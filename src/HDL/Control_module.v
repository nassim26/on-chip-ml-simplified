==> flow/design.v <==
module Control_module #(
    parameter S_AXIS_TDATA_WIDTH = 128, 
    parameter KERNEL_ENTRIES = 10, 
    parameter WEIGHT_RES = 8,
    parameter MAX_DIM = 32)
    (
    input wire clk_i, 
    input wire resetn_i, 
    input wire [S_AXIS_TDATA_WIDTH-1:0] s_axis_tdata, 
    input wire s_axis_tvalid, 
    input wire s_axis_tlast, 
    output wire s_axis_tready,
    output reg [KERNEL_ENTRIES*WEIGHT_RES-1:0] kernel,  
    output reg [$clog2(MAX_DIM)-1:0] image_dimension  
    );
    localparam KERNEL_WIDTH = KERNEL_ENTRIES*WEIGHT_RES;
    assign s_axis_tready = s_axis_tvalid;  
    always @(posedge clk_i) begin 
        if(!resetn_i) begin 
            kernel <= 'd0; 
            image_dimension <= 'd0;
        end else if (s_axis_tvalid) begin 
                if (s_axis_tdata[S_AXIS_TDATA_WIDTH-9] == 1'b0) begin
                    kernel <= s_axis_tdata[KERNEL_WIDTH-1:0];  
                end
                image_dimension <= s_axis_tdata[KERNEL_WIDTH +: $clog2(MAX_DIM)];  
            end
        end  
endmodule
# Tool chain data of Control_module
# The steps from the RTL of Control_module to its reports follow in flow order.
# Lines are those of the file above, counted from 1.
# Operators carry their Yosys type and port widths (W data, S select, Z words).
# Library cell names are shortened.
# The mark -- stands for no value.
# design
top_module	Control_module
clock_port	clk_i
library	sky130hd
lib_corner	tt_025C_1v80

# Word-level counts
# Yosys after proc, flatten, opt, wreduce and memory -nomap, before mapping. Enables and synchronous resets that opt folds into registers are not counted as muxes. Memory bits, and registers merged into a memory's read port (data or address), are not among the register bits. Print and check cells are not counted. Equal cells are merged and count once.
# classes
bitwise	1
reduce_and_logical	1
# ops
op	count
$reduce_and A2 Y1	1
$not A1 Y1	1
# word_totals
elab_cells	4
out_inout_bits	86
reg_bits	85

# Depth
# Yosys ltp: most cells in a row. Word level: on the elaborated netlist, between registers, memories and ports. Mapped: between sequential cells and ports; inverters and the memories' decode and read muxes count.
# depth
word_depth	2
abc_area	0
depth_mapped	5
mapped_depth_nobuf	2

# After synthesis
# Source: synth_stat.txt of the flow (Yosys; design flattened, memories mapped). It holds for the ABC_AREA given above (unset counts as 0); a run with the other value may have another netlist.
# mapped
buf_cells	29
flip_flops	85
mapped_cells	365
sequential_area_um2	1701.6
synth_area_um2	3477.1
# types
cell_type	count
dfxtp_1	85
mux2i_1	85
nand2_1	160
buf_12	9
clkbuf_1	10
buf_2	7
nor2b_1	5
buf_4	2
nor2b_4	1
buf_6	1

# Path before layout
# OpenSTA on the mapped netlist: ideal clock, no wires. The path of least setup slack (recovery checks aside). Input and output delay are each 20% of the period. Register names are those of the netlist, which keeps one name where synthesis merged equal registers.
# synth_timing
path_type	input -> register
start	input s_axis_tvalid
end	register kernel[0]
clock_period_ns	0.993
setup_time_ns	0.072
t_arrival_ns	0.909
t_required_ns	0.921
slack_ns	0.013
in_delay_ns	0.199
delay_ns	0.782
n_path_buf	3
t_first_pin_ns	0.199
stages	5
synth_period_reached_ns	0.98
# "delay_ns" = arrival - input delay + setup time.
# "stages" counts driving pins, that of a launching flip-flop among them; a cell with two outputs on the path counts twice.
# "synth_period_reached_ns" is the clock period less the worst setup slack; recovery checks do not enter. This is arithmetic on one report: input and output delays are still those of the set period (20% each).
# The rows between start and end are the longest chain of elaborated cells between them; the timing report does not say that the signal goes this way. Where chains are equally long, one stands for them.
# Each line given opens the expression or statement behind the cell; cells for indexed reads and writes are added by Yosys, which also makes memories of some case tables.
# synth_between
path_cell_list	buf_6 -> nor2b_4 -> buf_12 -> buf_12 -> mux2i_1
elab_chain_len	1
cells_between	1
cone_lines	0
classes_between	reduce/logical: 1
# synth_rtl
item	line	text
start: declaration	10	input wire s_axis_tvalid,
$reduce_and A2 Y1	--
end: assignment	20	kernel <= 'd0;
end: assignment	24	kernel <= s_axis_tdata[KERNEL_WIDTH-1:0];
end: declaration	13	output reg [KERNEL_ENTRIES*WEIGHT_RES-1:0] kernel,

# Timing after layout
# Path of least setup slack in the final report of run 1 (OpenROAD, finished layout, wires in). Where an end is a register, its clock arrival counts in the times.
# layout_timing
path_type	register -> output
start	register kernel[8]
end	output kernel[8]
t_first_pin_ns	0.35
out_delay_ns	0.33
slack_ns	0.37
clock_period_ns	1.67
stages	2
n_path_buf	1
t_arrival_ns	0.97
t_required_ns	1.34
# layout_between
path_cell_list	dfxtp_1 -> clkdlybuf4s15_1
elab_chain_len	0
cells_between	0
cone_lines	0
# layout_rtl
item	line	text
start: declaration	13	output reg [KERNEL_ENTRIES*WEIGHT_RES-1:0] kernel,
start: assignment	20	kernel <= 'd0;
start: assignment	24	kernel <= s_axis_tdata[KERNEL_WIDTH-1:0];
end: declaration	13

# Design Control_module on sky130hd. What follows are 2 stored runs of the flow, each under its own settings; their order means nothing. The constraints put input and output delay at 20% of the set period each and load the outputs with 0.01 pF.
# "worstPathTime_ns": the worst setup path's part of the clock period (all of it between registers, 20% less for each end at a port) less its slack. A launch clock that arrives late makes it longer, a capture clock that arrives late makes it shorter.
# "final_power_mw": no workload was simulated; the value follows from the tool's default switching activity.
# A setting shown as n/a is not set for that run.
run name	period_ns	CORE_UTILIZATION	SETUP_SLACK_MARGIN	PLACE_DENSITY_LB_ADDON	ABC_AREA	GPL_TIMING_DRIVEN	SLEW_MARGIN	MIN_ROUTING_LAYER	MAX_ROUTING_LAYER	CAP_MARGIN	CORE_MARGIN	synthesis_area_um2	die_area_um2	layout_stdcell_area_um2	layout_utilization_frac	timing.setup.ws_ns	timing.setup.tns_ns	final_hold_ws_ns	final_power_mw	worstPathTime_ns	worstPathKind
run 1	1.67	31	0.36	0.26	0	0	0	met1	met4	20	2	3477.1	12079.1	5326.4	0.489	0.370	0.000	0.289	4.574	0.97	register -> output
run 2	1.07	43	n/a	n/a	n/a	n/a	20	n/a	n/a	20	2	3477.1	8821.9	5217.5	0.672	0.033	0.000	0.348	6.734	0.82	register -> output
