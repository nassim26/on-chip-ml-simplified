==> flow/design.v <==
module CNN_control # (
	parameter DATA_RES = 8, 
	parameter WEIGHT_RES = 8, 
	parameter MAX_DIM = 32, 
	parameter KERNEL_WIDTH = 3,
	parameter KERNEL_SIZE = 9
) ( 
	input  clk_i, 
	input  resetn_i, 
	input wire [$clog2(MAX_DIM)-1:0] image_dimension,
	input DMA_not_ready,
	input wire [DATA_RES-1:0] pixel_i, 
	input wire data_valid_i, 
	input wire [WEIGHT_RES*(KERNEL_SIZE+1)-1:0] kernel_i,
	output wire [DATA_RES-1:0] pixel_o,
	output wire data_valid_o,
	output wire [1:0] control_state,
	output wire [19:0] acc,
	output wire [19:0] acc_comb
); 
	reg [$clog2(MAX_DIM*MAX_DIM)-1:0] total_pix_counter;  
	reg [$clog2(MAX_DIM)-1:0] row_pix_counter;   
	reg [1:0] write_state;		 
	reg [3:0] buffer_wr_en;   
	wire [KERNEL_WIDTH*DATA_RES-1:0] p_buffers [3:0];  
	reg [$clog2(MAX_DIM)-1:0] read_row_pix_counter;  
	reg [$clog2(MAX_DIM-KERNEL_WIDTH)-1:0] read_row_counter;  
	reg buffer_data_valid;                
	reg [1:0] read_state;			 
	reg [KERNEL_SIZE*DATA_RES-1:0] pixel_grid;
	reg flush_buffers;
	reg [1:0] State;
	localparam awaitBuffers = 2'b00;
	localparam doConv = 2'b01;
	localparam stallConv = 2'b10; 
	localparam imageDone = 2'b11;
	assign control_state = State;
	always @(posedge clk_i) begin  
		if (!resetn_i | flush_buffers) begin 
			total_pix_counter <= 'd0;
			row_pix_counter <= 'd0; 
		end else begin 
			if (data_valid_i) begin 
				total_pix_counter <= (total_pix_counter == image_dimension*image_dimension-1) ? 'd0 : total_pix_counter + 1;
				row_pix_counter <= (row_pix_counter == image_dimension-1) ? 'd0 : row_pix_counter + 1; 
			end 
		end 
	end 
	always @(posedge clk_i) begin  
		if (!resetn_i | flush_buffers) begin 
			read_row_pix_counter <= 'd0; 
			read_row_counter <= 'd0; 
		end else if (buffer_data_valid) begin 
			if (read_row_pix_counter == image_dimension-KERNEL_WIDTH) begin 
				read_row_pix_counter <= 'd0; 
				read_row_counter <= read_row_counter + 1; 
			end else begin 
				read_row_pix_counter <= read_row_pix_counter + 1; 
				read_row_counter <= read_row_counter;
			end 
		end 
	end 
	always @(posedge clk_i) begin 
		if (!resetn_i) begin 
			State <= awaitBuffers; 
			buffer_data_valid <= 1'b0;
			flush_buffers <= 1'b0; 
		end else begin  
			case (State) 
				awaitBuffers: begin 
					flush_buffers <= 1'b0; 
					buffer_data_valid <= 1'b0; 
					if (total_pix_counter == KERNEL_WIDTH*image_dimension-1) begin 	
						State <= doConv; 
					end else begin 
						State <= awaitBuffers;
					end 
				end 
				doConv: begin 
					flush_buffers <= 1'b0; 
					buffer_data_valid <= 1'b1;
					if (read_row_counter == (image_dimension-KERNEL_WIDTH) && read_row_pix_counter == (image_dimension-KERNEL_WIDTH-1)) begin 
						State <= imageDone; 
					end else if (read_row_pix_counter == image_dimension-KERNEL_WIDTH-1 && data_valid_i) begin 
						State <= stallConv; 
					end else begin 
						State <= doConv; 
					end  
				end 
				stallConv: begin 
					flush_buffers <= 1'b0; 
					buffer_data_valid <= 1'b0; 
					if (row_pix_counter == image_dimension-1 && data_valid_i) begin 
						State <= doConv; 
					end else begin 
						State <= stallConv;
					end 
				end 
				imageDone: begin 
					flush_buffers <= 1'b1; 
					buffer_data_valid <= 1'b0; 
					State <= awaitBuffers; 
				end 
			endcase 
		end 
	end 
	always @(posedge clk_i) begin 
		if (!resetn_i | flush_buffers) begin 
			write_state <= 'd0; 
		end else begin 
			if (row_pix_counter == image_dimension-1 && data_valid_i) begin 
				write_state <= write_state + 1;
			end 
		end 
	end 
	always @(*) begin 
		case (write_state)  
			2'd0: buffer_wr_en = 4'b0001; 
			2'd1: buffer_wr_en = 4'b0010; 
			2'd2: buffer_wr_en = 4'b0100; 
			2'd3: buffer_wr_en = 4'b1000; 
		endcase
	end 	
	always @(posedge clk_i) begin 
		if (!resetn_i | flush_buffers) begin 
			read_state <= 'd0; 
		end else if (read_row_pix_counter == image_dimension-KERNEL_WIDTH && buffer_data_valid) begin 
			read_state <= read_state + 1;
		end 
	end 
	always @(*) begin  
        case (read_state) 
            2'd0: begin 
				pixel_grid = {p_buffers[2], p_buffers[1], p_buffers[0]}; 
			end 
            2'd1: begin 
				pixel_grid = {p_buffers[3], p_buffers[2], p_buffers[1]}; 
			end 
			2'd2: begin 
				pixel_grid = {p_buffers[0], p_buffers[3], p_buffers[2]}; 
			end 
			2'd3: begin 
				pixel_grid = {p_buffers[1], p_buffers[0], p_buffers[3]}; 
			end 
		endcase
  end
	MAC # (
		.DATA_RES(DATA_RES), 
		.WEIGHT_RES(WEIGHT_RES), 
		.KERNEL_SIZE(KERNEL_SIZE), 
		.MAX_LINE_WIDTH(MAX_DIM)
	) MAC (
		.clk_i(clk_i), 
		.resetn_i(resetn_i), 
		.DMA_not_ready(DMA_not_ready),
		.pixel_grid_i(pixel_grid),
		.data_valid_i(buffer_data_valid), 
		.kernel_i(kernel_i),
		.pixel_o(pixel_o), 
		.pixel_valid_o(data_valid_o),
		.acc_o(acc),
		.acc_comb_o(acc_comb)
	); 
	generate 
		genvar i; 
		for (i = 0; i < 4; i = i + 1) begin : p
			PixelBuffer # (
				.DATA_RES(DATA_RES),
				.KERNEL_WIDTH(KERNEL_WIDTH),
				.MAX_LINE_WIDTH(MAX_DIM)
			) PixelBuffer (
				.clk_i(clk_i),
				.resetn_i(resetn_i), 
				.pixel_i(pixel_i), 
				.data_valid_i(buffer_wr_en[i] & data_valid_i), 
				.read_address(read_row_pix_counter),
				.pixels_o(p_buffers[i]),
				.image_dimension(image_dimension)
			);
		end 
	endgenerate 
endmodule 
module MAC # (
	parameter DATA_RES = 8, 
	parameter WEIGHT_RES = 8, 
	parameter KERNEL_SIZE = 9,
	parameter MAX_LINE_WIDTH = 32
) ( 
	input  clk_i, 
	input  resetn_i,
	input DMA_not_ready,  
	input wire [DATA_RES*KERNEL_SIZE-1:0] pixel_grid_i, 
	input wire data_valid_i, 
	input wire [WEIGHT_RES*(KERNEL_SIZE+1)-1:0] kernel_i, 
	output reg [DATA_RES-1:0] pixel_o, 
	output reg pixel_valid_o ,
	output wire [19:0] acc_o,
	output wire [19:0] acc_comb_o
); 
	localparam FxP_RES = 4;  
	integer i;
	reg signed [WEIGHT_RES-1:0] kernel [KERNEL_SIZE-1:0];
	reg signed [2*WEIGHT_RES-1:0] mul [KERNEL_SIZE-1:0];
	reg signed [19:0] acc_comb; 
	reg signed [19:0] acc; 
	reg mul_valid; 
	reg acc_valid; 
	assign acc_o = acc;
	assign acc_comb_o = acc_comb;
	always @(posedge clk_i) begin 
		if (!resetn_i) begin 
			for (i=0;i<9;i=i+1) begin 
				kernel[i] <= 'd0; 
			end 
		end else begin 
			for (i=0;i<9;i=i+1) begin 
				kernel[i] <= $signed(kernel_i[i*WEIGHT_RES+:WEIGHT_RES]); 
			end 
		end 
	end 
	always @(posedge clk_i) begin 
		if (!resetn_i ) begin 
			for (i=0;i<9;i=i+1) begin  
				mul[i] <= 'd0;  
			end 
			mul_valid <= 1'b0;
		end else if (!DMA_not_ready) begin 
			for (i=0;i<9;i=i+1) begin  
				mul[i] <= $signed(kernel[i])*$signed({1'b0, pixel_grid_i[i*DATA_RES+:DATA_RES]}); 
			end 
			mul_valid <= data_valid_i; 
		end 
	end 	
	always @(*) begin 
		acc_comb = 0; 
		for (i=0;i<9;i=i+1) begin 
			acc_comb = acc_comb + mul[i];
		end 
	end 
	always @(posedge clk_i) begin 
		if (!resetn_i ) begin 
			acc <= 'd0; 
			acc_valid <= 1'b0; 
		end else if (!DMA_not_ready) begin
			acc <= acc_comb >>> FxP_RES;  
			acc_valid <= mul_valid;
		end 
	end 
	always @(posedge clk_i) begin 
		if (!resetn_i) begin 
			pixel_o <= 'd0; 
			pixel_valid_o <= 1'b0; 
		end else if (!DMA_not_ready) begin 
			pixel_o <= ((acc > $signed('d255)) ? 'd255 : ((acc < $signed(0)) ? 0 : acc[DATA_RES-1:0]));  
			pixel_valid_o <= acc_valid; 
		end 
	end 
endmodule 
module PixelBuffer # (
	parameter DATA_RES = 8,
	parameter KERNEL_WIDTH = 3,
	parameter MAX_LINE_WIDTH = 32  
) (
	input  clk_i, 
	input  resetn_i, 
	input wire [DATA_RES-1:0] pixel_i, 
	input wire data_valid_i,
	input wire [4:0] read_address,
	output wire [KERNEL_WIDTH*DATA_RES-1:0] pixels_o,
	input wire [$clog2(MAX_LINE_WIDTH)-1:0] image_dimension
); 
	integer i;
	reg [DATA_RES-1:0] buffer [MAX_LINE_WIDTH-1:0]; 
	reg [$clog2(MAX_LINE_WIDTH)-1:0] write_address;  
	always @(posedge clk_i) begin 
		if (!resetn_i ) begin 
		    for(i=0;i<MAX_LINE_WIDTH;i=i+1) begin 
				buffer[i] <= 0; 
			end 
			write_address <= 'd0; 
		end else if (data_valid_i) begin 
			buffer[write_address] <= pixel_i; 
			write_address <= (write_address == image_dimension-1) ? 'd0 : write_address + 1;
		end
	end 
	assign pixels_o = {buffer[read_address], buffer[read_address+1], buffer[read_address+2]}; 	
endmodule 
module DMA_wrapper #
(
    parameter integer M_AXIS_TDATA_WIDTH	= 8,
    parameter integer S_AXIS_TDATA_WIDTH	= 8,
    parameter DATA_RES = 8,  
    parameter WEIGHT_RES = 8, 
    parameter KERNEL_WIDTH = 3, 
    parameter KERNEL_SIZE = 9,
    parameter MAX_DIM = 32
)
(
    input   clk_i,
    input   resetn_i,
    input wire [WEIGHT_RES*(KERNEL_SIZE+1)-1:0] kernel_weights,
    input wire [$clog2(MAX_DIM)-1:0] image_dimension,
    output wire  m_axis_tvalid,
    output wire [M_AXIS_TDATA_WIDTH-1 : 0] m_axis_tdata,
    output wire  m_axis_tlast,
    input wire  m_axis_tready,
    output wire  s_axis_tready,
    input wire [S_AXIS_TDATA_WIDTH-1 : 0] s_axis_tdata,
    input wire  s_axis_tlast,
    input wire  s_axis_tvalid,
    output wire [1:0] axi_state,
    output wire [1:0] control_state,
    output wire out_val,
    output wire [19:0] acc,
    output wire [19:0] acc_comb
);
  wire [M_AXIS_TDATA_WIDTH-1:0] CNN_out;  
    CNN_control # (
        .DATA_RES(DATA_RES),
        .WEIGHT_RES(WEIGHT_RES),
        .MAX_DIM(MAX_DIM),
        .KERNEL_WIDTH(KERNEL_WIDTH),
        .KERNEL_SIZE(KERNEL_SIZE)
    ) CNN (
        .clk_i(clk_i), 
        .resetn_i(resetn_i),
        .image_dimension(image_dimension), 
        .DMA_not_ready(!m_axis_tready),
        .pixel_i(s_axis_tdata),
        .data_valid_i(s_axis_tvalid & m_axis_tready), 
        .kernel_i(kernel_weights), 
        .pixel_o(CNN_out),  
        .data_valid_o(out_val),  
        .control_state(control_state),
        .acc(acc),
        .acc_comb(acc_comb)
    );
    reg [M_AXIS_TDATA_WIDTH-1:0]    tdata_reg;
    reg                             tvalid_reg;
    reg                             tlast_reg;
    reg [1:0] State;
    localparam Init = 2'b00; 
    localparam Reading = 2'b01; 
    localparam Streaming = 2'b10;
    assign axi_state = State;
    reg [9:0] nr_of_writes;
    assign s_axis_tready = m_axis_tready;   
    assign m_axis_tvalid = tvalid_reg;      
    assign m_axis_tdata  = tdata_reg;       
    assign m_axis_tlast  = tlast_reg;       
    always @(posedge clk_i) begin 
        if (!resetn_i) begin 
            State <= Init; 
            tlast_reg <= 1'b0; 
            nr_of_writes <= 'b0;
        end else begin
            case(State) 
            Init: begin 
                tlast_reg <= 1'b0; 
                nr_of_writes <= (image_dimension - KERNEL_WIDTH + 1)*(image_dimension - KERNEL_WIDTH + 1);  
                tdata_reg <= 'd0;	
                tvalid_reg <= 1'b0;
                if (s_axis_tvalid & m_axis_tready) begin 
                    State <= Reading;			
                end else begin 
                    State <= Init; 
                end 
            end 
            Reading: begin 
                tlast_reg <= 1'b0; 
                if (out_val) begin  
                    tvalid_reg <= 1'b1;
                    nr_of_writes <= nr_of_writes - 1;
                    tdata_reg <= CNN_out;
                    State <= Streaming; 
                end else begin 
                    tvalid_reg <= 1'b0;
                    nr_of_writes <= nr_of_writes;
                    tdata_reg <= 'd0;
                    State <= Reading; 
                end 
            end  
            Streaming: begin 
                if (out_val) begin
                    tvalid_reg <= 1'b1;
                    nr_of_writes <= nr_of_writes - 1; 
                    tdata_reg <= CNN_out;
                end else begin 
                    tvalid_reg <= 1'b0;
                    nr_of_writes <= nr_of_writes;
                    tdata_reg <= tdata_reg;
                end 
                if (nr_of_writes == 'd1) begin 
                    tlast_reg <= 1'b1; 
                    State <= Streaming; 
                end else if (nr_of_writes == 'd0) begin 
                    tlast_reg <= 1'b0; 
                    State <= Init;
                end else begin
                    tlast_reg <= 1'b0; 
                    State <= Streaming;
                end 
        end 
        endcase 
    end 
 end 
endmodule
======== Tool chain data of DMA_wrapper ========
What the tools print for DMA_wrapper, step after step.
Line numbers count from 1 in the design file above.
Not given: -
set-up
  design top .............................. DMA_wrapper
  clock input ............................. clk_i
  cell library ............................ sky130hd
  library corner .......................... tt_025C_1v80

======== Elaborated design ========
Counts by Yosys on the flattened word-level netlist (proc, flatten, opt, wreduce). Print and check cells are left out.
Yosys's memory passes give these memory sizes; they may raise the number of words (mostly to a power of two), join words into wider ones and drop unused or constant bits.
bit counts
  register bits after elaboration ......... 318
  memories ................................ 4
  memory bits (writable) .................. 1024
  input port bits ......................... 98
  elaborated cells ........................ 200
memories
  memory                       depth  bits a word  line  RTL
  CNN.p[0].PixelBuffer.buffer  32     8            273   reg [DATA_RES-1:0] buffer [MAX_LINE_WIDTH-1:0];
  CNN.p[1].PixelBuffer.buffer  32     8            273
  CNN.p[2].PixelBuffer.buffer  32     8            273
  CNN.p[3].PixelBuffer.buffer  32     8            273
cells by class
  magnitude comparators ................... 2
  $mul .................................... 12
  mux-type cells .......................... 65
  reductions and logical operators ........ 20
  bitwise gates (word level) .............. 6
  $add $sub $neg .......................... 26
  equality and inequality tests ........... 24
operator list
  kind                                                                    number
  8-bit by 9-bit multiplier with 16-bit output                            9
  32-bit by 32-bit multiplier with 10-bit output                          1
  72-bit case mux with 4-bit select                                       1
  5-bit by 32-bit equality test with 1-bit output                         8
  5-bit 2-to-1 mux                                                        22
  32-bit by 1-bit subtractor with 32-bit output (second input constant)   3
  8-bit 2-to-1 mux                                                        12
  20-bit by 16-bit adder with 20-bit output                               4
  10-bit by 32-bit equality test with 1-bit output                        2
  5-bit by 5-bit multiplier with 10-bit output                            1
  5-bit by 1-bit adder with 5-bit output (second input constant)          7
  32-bit by 1-bit adder with 32-bit output (second input constant)        1
  8-bit case mux with 3-bit select                                        1
  19-bit by 16-bit adder with 20-bit output                               1
  10-bit case mux with 2-bit select                                       1
  10-bit 2-to-1 mux                                                       2
  18-bit by 16-bit adder with 19-bit output                               1
  17-bit by 16-bit adder with 18-bit output                               1
  16-bit by 16-bit adder with 17-bit output                               1
  16-bit by 1-bit < comparator with 1-bit output (second input constant)  1
  16-bit by 9-bit > comparator with 1-bit output (second input constant)  1
  4-bit case mux with 4-bit select                                        1
  2-bit equality test (second input constant)                             7
  2-bit by 5-bit multiplier with 7-bit output (first input constant)      1
  1-bit 2-to-1 mux                                                        13
  2-bit 2-to-1 mux                                                        6
  10-bit by 1-bit adder with 10-bit output (second input constant)        1
  10-bit by 1-bit subtractor with 10-bit output (second input constant)   1
Not listed: further kinds 22, cells in them 44.

======== Logic depth ========
Depth = most cells in a row (Yosys ltp): at word level without a register or memory, in the mapped netlist without a sequential cell, where the memories' decode and read muxes count.
depth
  depth in word-level cells ............... 8
  ABC_AREA ................................ 0
  mapped depth ............................ 31
  mapped depth without buffers ............ 28

======== After synthesis ========
The flow's flattened synthesis, as Yosys stat reports it; memories are mapped. The netlist is that of the ABC_AREA named above (0 if unset); the other value can give another one.
cells by type
  cell type                  number  total area (sq um)
  sky130_fd_sc_hd__edfxtp_1  1033    3.1E+04
  sky130_fd_sc_hd__mux4_2    955     2.15E+04
  sky130_fd_sc_hd__fa_1      469     9.39E+03
  sky130_fd_sc_hd__and2_1    1412    8.83E+03
  sky130_fd_sc_hd__dfxtp_1   314     6.29E+03
  sky130_fd_sc_hd__ha_1      469     5.87E+03
  sky130_fd_sc_hd__inv_1     713     2.68E+03
  sky130_fd_sc_hd__nor2_1    525     1970.64
  sky130_fd_sc_hd__mux2i_1   157     1.57E+03
  sky130_fd_sc_hd__xnor2_1   149     1.31E+03
  sky130_fd_sc_hd__clkbuf_1  341     1.28E+03
  sky130_fd_sc_hd__a21oi_1   208     1.04E+03
  sky130_fd_sc_hd__o21ai_0   207     1.04E+03
  sky130_fd_sc_hd__nand2_1   242     908.371
  sky130_fd_sc_hd__mux2_2    56      630.605
  sky130_fd_sc_hd__xor2_1    71      621.846
  sky130_fd_sc_hd__nor3_1    116     580.557
  sky130_fd_sc_hd__buf_2     96      480.461
Not listed: further types 65, cells in them 713.
synthesis totals
  chip area (Yosys) ....................... 102110.4 sq um
  buffer cells ............................ 530
  sequential part of the area ............. 37305.8 sq um
  flip-flop cells ......................... 1347
  standard cells after synthesis .......... 8246
By module: a second synthesis without flattening, with its own total; a netlist apart from the flattened one above.
second synthesis, totals
  cells (unflattened synthesis) ........... 9381
  area total of the unflattened synthesis .. 104979.4 sq um
Rows give one instance, submodules left out.
by module
  module       times used  area (sq um)  seq. area (sq um)  cells
  PixelBuffer  4           16582.2       7787.5             1261
  MAC          1           30788.3       4864.7             3379
  CNN_control  1           5373.9        660.6              667
  DMA_wrapper  1           2488.6        530.5              291

======== Timing after synthesis ========
Source: OpenSTA report_checks on the synthesized netlist (no wires, ideal clock, input and output delay 20% of the period each), path of least setup slack; recovery checks are left aside. Register names are those of the netlist, which keeps one name where synthesis merged equal registers.
path after synthesis
  path type ............................... input-to-reg
  start point ............................. input image_dimension[2]
  end point ............................... register nr_of_writes[8]
  buffers on the path ..................... 2
  time at the first pin ................... 1.508 ns
  clock period ............................ 7.54 ns
  path slack .............................. 0.415 ns
  delay of the path ....................... 5.617 ns
  stages on the path ...................... 25
  required time ........................... 7.412 ns
  input delay ............................. 1.508 ns
  setup time .............................. 0.128 ns
  arrival time ............................ 6.997 ns
  synthesis period reached ................ 7.125 ns
"delay of the path" = arrival - input delay + setup time.
"stages on the path" counts driving pins, that of a launching flip-flop among them; a cell with two outputs on the path counts twice.
"synthesis period reached" = period - worst setup slack (recovery checks aside). The figure is calculated, with input and output delays left at 20% of the set period.
The rows between start and end are the longest chain of elaborated cells between them; the timing report does not say that the signal goes this way. Where chains are equally long, one stands for them.
Each line given opens the expression or statement behind the cell; cells for indexed reads and writes are added by Yosys, which also makes memories of some case tables.
At most two assigning lines are given for a register; there are more.
between the ends, after synthesis
  cell sequence ........................... sky130_fd_sc_hd__clkbuf_1 > sky130_fd_sc_hd__inv_1 > sky130_fd_sc_hd__ha_1 > sky130_fd_sc_hd__a21oi_1 > sky130_fd_sc_hd__xnor2_1 > sky130_fd_sc_hd__clkbuf_1 > sky130_fd_sc_hd__nor3_1 > sky130_fd_sc_hd__nand2b_1 > sky130_fd_sc_hd__or2_2 > sky130_fd_sc_hd__fa_1 > sky130_fd_sc_hd__inv_1 > sky130_fd_sc_hd__fa_1 > sky130_fd_sc_hd__ha_1 > sky130_fd_sc_hd__fa_1 > sky130_fd_sc_hd__inv_1 > sky130_fd_sc_hd__fa_1 > sky130_fd_sc_hd__inv_1 > sky130_fd_sc_hd__ha_1 > sky130_fd_sc_hd__inv_1 > sky130_fd_sc_hd__o21bai_1 > sky130_fd_sc_hd__a21oi_1 > sky130_fd_sc_hd__xor2_1 > sky130_fd_sc_hd__o22ai_1 > sky130_fd_sc_hd__a22oi_1 > sky130_fd_sc_hd__nor2_1
  length of the longest elaborated chain .. 4
  elaborated cells between the ends (all ways) .. 4
  those cells by class .................... add/sub: 2; mul: 1; mux: 1
ends and longest elaborated chain, after synthesis
  what                                            line  RTL
  from (decl)                                     302   input wire [$clog2(MAX_DIM)-1:0] image_dimension,
  5-bit by 2-bit subtractor with 6-bit output     360   nr_of_writes <= (image_dimension - KERNEL_WIDTH + 1)*(image_dimension - KERNEL_WIDTH + 1);
  32-bit by 1-bit adder with 32-bit output        360
  32-bit by 32-bit multiplier with 10-bit output  360
  10-bit case mux with 2-bit select               357   case(State)
  to (assign)                                     360
  to (assign)                                     373   nr_of_writes <= nr_of_writes - 1;
  to (decl)                                       346   reg [9:0] nr_of_writes;

======== Path in the finished layout ========
Path of least setup slack in the final report of record 1 (OpenROAD, finished layout, wires in). Where an end is a register, its clock arrival counts in the times.
path after layout
  path type ............................... reg-to-reg
  start point ............................. register CNN.read_row_pix_counter[1]
  end point ............................... register CNN.MAC.mul[1][15]
  time at the first pin ................... 0.89 ns
  required time ........................... 6.17 ns
  stages on the path ...................... 29
  clock period ............................ 5.49 ns
  path slack .............................. -1.84 ns
  buffers on the path ..................... 5
  setup time .............................. 0.13 ns
  arrival time ............................ 8.01 ns
The rows between start and end are the longest chain of elaborated cells between them; the timing report does not say that the signal goes this way. Where chains are equally long, one stands for them.
A memory read counts as a cell of the chain, while the word-level depth stops at memories.
At most two assigning lines are given for a register; there are more.
between the ends, after layout
  cell sequence ........................... sky130_fd_sc_hd__dfxtp_4 > sky130_fd_sc_hd__ha_4 > sky130_fd_sc_hd__buf_8 > sky130_fd_sc_hd__buf_16 > sky130_fd_sc_hd__buf_16 > sky130_fd_sc_hd__buf_12 > sky130_fd_sc_hd__mux4_2 > sky130_fd_sc_hd__mux4_2 > sky130_fd_sc_hd__mux2i_2 > sky130_fd_sc_hd__buf_6 > sky130_fd_sc_hd__o22ai_4 > sky130_fd_sc_hd__a211o_4 > sky130_fd_sc_hd__and2_4 > sky130_fd_sc_hd__nand2_2 > sky130_fd_sc_hd__fa_1 > sky130_fd_sc_hd__fa_1 > sky130_fd_sc_hd__inv_2 > sky130_fd_sc_hd__fa_1 > sky130_fd_sc_hd__inv_2 > sky130_fd_sc_hd__fa_1 > sky130_fd_sc_hd__inv_2 > sky130_fd_sc_hd__ha_4 > sky130_fd_sc_hd__inv_2 > sky130_fd_sc_hd__o21a_1 > sky130_fd_sc_hd__o21ai_2 > sky130_fd_sc_hd__a41oi_2 > sky130_fd_sc_hd__a211o_1 > sky130_fd_sc_hd__xnor2_2 > sky130_fd_sc_hd__a21oi_2
  length of the longest elaborated chain .. 4
  elaborated cells between the ends (all ways) .. 7
  those cells by class .................... add/sub: 1; mul: 1; mux: 1; memory: 4
ends and longest elaborated chain, after layout
  what                                          line  RTL
  from (decl)                                   26    reg [$clog2(MAX_DIM)-1:0] read_row_pix_counter;
  from (assign)                                 51    read_row_pix_counter <= 'd0;
  from (assign)                                 58    read_row_pix_counter <= read_row_pix_counter + 1;
  5-bit by 1-bit adder with 5-bit output        286   assign pixels_o = {buffer[read_address], buffer[read_address+1], buffer[read_address+2]};
  memory 32 x 8 bit                             273   reg [DATA_RES-1:0] buffer [MAX_LINE_WIDTH-1:0];
  72-bit case mux with 4-bit select             132   case (read_state)
  8-bit by 9-bit multiplier with 16-bit output  229   mul[i] <= $signed(kernel[i])*$signed({1'b0, pixel_grid_i[i*DATA_RES+:DATA_RES]});
  to (assign)                                   224   mul[i] <= 'd0;
  to (assign)                                   229
  to (decl)                                     203   reg signed [2*WEIGHT_RES-1:0] mul [KERNEL_SIZE-1:0];

Appendix: measured runs

Design DMA_wrapper on sky130hd. What follows are 2 stored runs of the flow, each under its own settings; their order means nothing. The constraints put input and output delay at 20% of the set period each and load the outputs with 0.01 pF.
"achieved clock period (ns)" is the run's clock period less its worst setup slack. It is reckoned from that one timing run; input and output delays stay at 20% of the period that was set.
"worst setup path time (ns)" = time allowed to the worst setup path (clock period - input delay - output delay, where it has them) - its slack; a late launch clock adds to it, a late capture clock takes from it.
"finish__power__total" rests on the timing tool's default activity at the inputs, not on a simulated workload.

Flow files of record 1
==> flow/run.sh <==
#!/bin/bash
# the make line also repeats the synthesis and layout settings of config.mk as NAME=value (left out here)
make -C /OpenROAD-flow-scripts/flow DESIGN_CONFIG=/design/flow/config.mk WORK_HOME=/design/flow/orfs CLKGATE_MAP_FILE= finish
==> flow/config.mk <==
export PLATFORM = sky130hd
export DESIGN_NAME = DMA_wrapper
export DESIGN_NICKNAME = DMA_wrapper
export VERILOG_FILES = /design/flow/design.v
export SDC_FILE = /design/flow/constraint.sdc
export NUM_CORES = 4
export LEC_CHECK = 0
export CAP_MARGIN = 20
export CELL_PAD_IN_SITES_DETAIL_PLACEMENT = 1
export CORE_MARGIN = 9
export CORE_UTILIZATION = 38
export GPL_ROUTABILITY_DRIVEN = 1
export MAX_ROUTING_LAYER = met5
export PLACE_DENSITY_LB_ADDON = 0.14
export SETUP_SLACK_MARGIN = 0.7
export SLEW_MARGIN = 5
==> flow/constraint.sdc <==
create_clock -name core_clock -period 5.49 [get_ports {clk_i}]
set_input_delay 1.0980 -clock core_clock [delete_from_list [all_inputs] [get_ports {clk_i}]]
set_output_delay 1.0980 -clock core_clock [all_outputs]
set_load 0.01 [all_outputs]

report of record 1
yosys chip area after synthesis (um^2): 102110.4
finish__design__die__area: 287698.0
finish__design__instance__area__stdcell: 133973.0
finish__design__instance__utilization: 0.5031
finish__timing__setup__ws: -1.841
finish__timing__setup__tns: -152.216
finish__timing__hold__ws: 0.486
finish__power__total: 3.800e-02
achieved clock period (ns): 7.331
worst setup path time (ns): 7.33
worst setup path kind: reg-to-reg

Flow files of record 2
==> flow/run.sh <==
#!/bin/bash
# the make line also repeats the synthesis and layout settings of config.mk as NAME=value (left out here)
make -C /OpenROAD-flow-scripts/flow DESIGN_CONFIG=/design/flow/config.mk WORK_HOME=/design/flow/orfs CLKGATE_MAP_FILE= finish
==> flow/config.mk <==
export PLATFORM = sky130hd
export DESIGN_NAME = DMA_wrapper
export DESIGN_NICKNAME = DMA_wrapper
export VERILOG_FILES = /design/flow/design.v
export SDC_FILE = /design/flow/constraint.sdc
export NUM_CORES = 4
export LEC_CHECK = 0
export ABC_AREA = 0
export CAP_MARGIN = 20
export CORE_ASPECT_RATIO = 1.65
export CORE_MARGIN = 7
export CORE_UTILIZATION = 54
export CTS_CLUSTER_DIAMETER = 213
export PLACE_DENSITY = 0.39
export SLEW_MARGIN = 5
export TNS_END_PERCENT = 20
==> flow/constraint.sdc <==
create_clock -name core_clock -period 6.55 [get_ports {clk_i}]
set_input_delay 1.3100 -clock core_clock [delete_from_list [all_inputs] [get_ports {clk_i}]]
set_output_delay 1.3100 -clock core_clock [all_outputs]
set_load 0.01 [all_outputs]

report of record 2
yosys chip area after synthesis (um^2): 102110.4
finish__design__die__area: 201850.0
finish__design__instance__area__stdcell: 124534.0
finish__design__instance__utilization: 0.6638
finish__timing__setup__ws: -0.700
finish__timing__setup__tns: -32.027
finish__timing__hold__ws: 0.485
finish__power__total: 2.770e-02
achieved clock period (ns): 7.250
worst setup path time (ns): 7.25
worst setup path kind: reg-to-reg
